==> flow/design.v <==
`timescale 1ns / 1ps
module InstructionFetch(
  input clk,
  input [5:0] PC,  
  input IF_Flush,  
  output reg [5:0] PC_plus_4,
  output reg [31:0] instruction
  );
  wire [31:0] instr_at_PC;
  InstructionMemory instr_mem(clk, PC, instr_at_PC);
  always @(posedge clk) begin
    PC_plus_4 <= PC + 4;
    if (~IF_Flush)
      instruction <= instr_at_PC;
    else
      instruction <= 0;
  end
endmodule
`timescale 1ns / 1ps
module InstructionMemory(
  input clk,
  input [5:0] instruction_address,
  output reg [31:0] instruction
  );
  reg [31:0] instruction_memory_file[5:0];
  initial
  begin
    instruction_memory_file[0] <= 1337;
    instruction_memory_file[4] <= 4294967295;
  end
  always @(*) begin
    instruction = instruction_memory_file[instruction_address];
  end
endmodule
==> From RTL to reports: InstructionFetch <==
What the tools print for InstructionFetch, step after step.
Line numbers count from 1 in the design file above.
Operators carry their Yosys type and port widths (W data, S select, Z words).
Library cell names are shortened.
{ "design": {"top_module": "InstructionFetch", "clock_port": "clk", "library": "sky130hd", "corner": "tt_025C_1v80"} }

==> After elaboration <==
Source: Yosys, flattened and elaborated, memories not mapped. Widths are those after wreduce; folded enables and synchronous resets count as part of the registers. Registers that Yosys merges into a memory's read port (data or address) are not register bits. Print and check cells do not count. Equal cells are merged and count once.
Memory sizes are those after Yosys's memory passes, which may raise the word count (mostly to a power of two), join words into wider ones and drop unused or constant bits.
{ "word_totals": {"register_bits": 38, "romBits": 156, "clocked_rd_ports_x_width": 26, "memories": 1, "in_bits": 8, "output_inout_bits": 38, "wordCells": 4} }
{ "memory_table": {"columns": ["memory", "words", "width", "read_ports", "write_ports", "line_no", "rtl"], "rows": [
  ["instr_mem.instruction_memory_file", 6, 26, 1, 0, 25, "reg [31:0] instruction_memory_file[5:0];"]
]} }
{ "classes": {"n_addsub": 1} }
{ "ops": {"columns": ["op", "count"], "rows": [
  ["$add A6 B3 Y6 const B", 1]
]} }

==> Depth <==
Yosys ltp: most cells in a row. Word level: on the elaborated netlist, between registers, memories and ports. Mapped: between sequential cells and ports; inverters and the memories' decode and read muxes count.
{ "depth": {"ltp_word": 1, "ABC_AREA": 0, "ltp_mapped": 2, "mapped_depth_nobuf": 2} }

==> After synthesis <==
Source: synth_stat.txt of the flow (Yosys; design flattened, memories mapped). It holds for the ABC_AREA given above (unset counts as 0); a run with the other value may have another netlist.
Totals and module areas in this step are rounded.
{ "types": {"columns": ["cell_type", "count", "area_total_um2"], "rows": [
  ["buf_4", 30, 225.216],
  ["dfxtp_1", 8, 160.154],
  ["ha_1", 1, 12.512],
  ["xnor2_1", 1, 8.758],
  ["xor2_1", 1, 8.758],
  ["inv_1", 2, 7.507],
  ["nand3_1", 1, 5.005],
  ["nor2_1", 1, 3.754]
]} }
{ "mapped": {"cells": 45, "area_um2": 431.7, "seqArea_um2": 160.2, "ff_cells": 8, "buffers": 30} }
By module: a second synthesis without flattening, with its own total; a netlist apart from the flattened one above.
{ "hier_totals": {"hier_cells": 111, "hier_area_um2": 1266} }
Each row is one instance without its submodules.
{ "modules": {"columns": ["module", "n_inst", "cells", "mod_area_um2", "seq_area_um2"], "rows": [
  ["InstructionFetch", 1, 78, 1022, 760.7],
  ["InstructionMemory", 1, 33, 244.0, 0.0]
]} }

==> Path before layout <==
OpenSTA on the mapped netlist: ideal clock, no wires. The path of least setup slack (recovery checks aside). Input and output delay are each 20% of the period. Register names are those of the netlist, which keeps one name where synthesis merged equal registers.
{ "synth_timing": {"kind": "register to output", "startpoint": "register (no name shown)", "endpoint": "output port instruction[11]", "clock_period_ns": 2.66, "output_delay_ns": 0.532, "t_first_pin_ns": 0.000, "t_arrival_ns": 0.971, "required_ns": 2.128, "setup_slack_ns": 1.157, "delay_ns": 0.971, "driving_pins": 2, "path_buffers": 1, "synth_period_reached_ns": 1.503} }
"delay_ns" = arrival - input delay + setup time.
A path that ends at an output port has no setup time.
"driving_pins" counts driving pins, that of a launching flip-flop among them; a cell with two outputs on the path counts twice.
"synth_period_reached_ns" is the clock period less the worst setup slack; recovery checks do not enter. This is arithmetic on one report: input and output delays are still those of the set period (20% each).
{ "synth_via": {"cell_sequence": "dfxtp_1 > buf_4"} }
{ "synth_lines": {"columns": ["item", "line_no", "rtl"], "rows": [
  ["end: declaration", 7, "output reg [31:0] instruction"]
]} }
Chain of elaborated cells between the ends: none given.

==> Path in the finished layout <==
From the final timing report of flow run 2: the path of least setup slack in the routed layout; clock arrival at registers is part of the times.
{ "layout_timing": {"kind": "register to output", "startpoint": "register (no name shown)", "endpoint": "output port instruction[26]", "clock_period_ns": 1.68, "output_delay_ns": 0.34, "t_first_pin_ns": 0.22, "t_arrival_ns": 1.29, "required_ns": 1.34, "setup_slack_ns": 0.06, "driving_pins": 3, "path_buffers": 2} }
{ "layout_via": {"cell_sequence": "dfxtp_1 > buf_12 > clkdlybuf4s50_1"} }
{ "layout_lines": {"columns": ["item", "line_no", "rtl"], "rows": [
  ["end: declaration", 7, "output reg [31:0] instruction"]
]} }
Chain of elaborated cells between the ends: none given.

--- measured runs ---
Measured data: module InstructionFetch, platform sky130hd, 2 stored runs of the flow under differing settings, order arbitrary. Input and output delays are each 20% of the period that was set; the output load is 0.01 pF.
"achieved_clock_period_ns" is the run's clock period less its worst setup slack. It is reckoned from that one timing run; input and output delays stay at 20% of the period that was set.
"worst_path_ns" is the time allowed to the run's worst setup path (the clock period less input and output delay, where it has them) less its slack. Clock arrival times count: a late capture clock shortens it, a late launch clock lengthens it.
"power.total_mw" is the tool's figure for a default switching activity; nothing was simulated.
The results are shown rounded.

Flow run 1
==> flow/run.sh <==
#!/bin/bash
# the make line also repeats the synthesis and layout settings of config.mk as NAME=value (left out here)
make -C /OpenROAD-flow-scripts/flow DESIGN_CONFIG=/design/flow/config.mk WORK_HOME=/design/flow/orfs CLKGATE_MAP_FILE= finish
==> flow/config.mk <==
export PLATFORM = sky130hd
export DESIGN_NAME = InstructionFetch
export DESIGN_NICKNAME = InstructionFetch
export VERILOG_FILES = /design/flow/design.v
export SDC_FILE = /design/flow/constraint.sdc
export NUM_CORES = 4
export LEC_CHECK = 0
export CAP_MARGIN = 20
export CORE_ASPECT_RATIO = 0.96
export CORE_MARGIN = 5
export CORE_UTILIZATION = 49
export MAX_ROUTING_LAYER = met5
export PLACE_DENSITY_LB_ADDON = 0.23
export SLEW_MARGIN = 25
==> flow/constraint.sdc <==
create_clock -name core_clock -period 2.28 [get_ports {clk}]
set_input_delay 0.4560 -clock core_clock [delete_from_list [all_inputs] [get_ports {clk}]]
set_output_delay 0.4560 -clock core_clock [all_outputs]
set_load 0.01 [all_outputs]

==> results of flow run 1, as JSON <==
{
  "outcome": "stopped before the end: floorplanning reported PDN-0185"
}

Flow run 2
==> flow/run.sh <==
#!/bin/bash
# the make line also repeats the synthesis and layout settings of config.mk as NAME=value (left out here)
make -C /OpenROAD-flow-scripts/flow DESIGN_CONFIG=/design/flow/config.mk WORK_HOME=/design/flow/orfs CLKGATE_MAP_FILE= finish
==> flow/config.mk <==
export PLATFORM = sky130hd
export DESIGN_NAME = InstructionFetch
export DESIGN_NICKNAME = InstructionFetch
export VERILOG_FILES = /design/flow/design.v
export SDC_FILE = /design/flow/constraint.sdc
export NUM_CORES = 4
export LEC_CHECK = 0
export CAP_MARGIN = 20
export CORE_MARGIN = 2
export CORE_UTILIZATION = 40
export SLEW_MARGIN = 20
==> flow/constraint.sdc <==
create_clock -name core_clock -period 1.68 [get_ports {clk}]
set_input_delay 0.3360 -clock core_clock [delete_from_list [all_inputs] [get_ports {clk}]]
set_output_delay 0.3360 -clock core_clock [all_outputs]
set_load 0.01 [all_outputs]

==> results of flow run 2, as JSON <==
{
  "total_negative_slack_ns": 0.000,
  "worst_path_ns": 1.29,
  "path_kind": "register to output",
  "finish.stdcell_area_um2": 733.2,
  "hold_ws_ns": 0.546,
  "achieved_clock_period_ns": 1.623,
  "setup_worst_slack_ns": 0.057,
  "power.total_mw": 0.4782,
  "die_um2": 1358,
  "fin_util_pct": 76.1,
  "yosys.chip_area_um2": 431.7
}
--- end ---
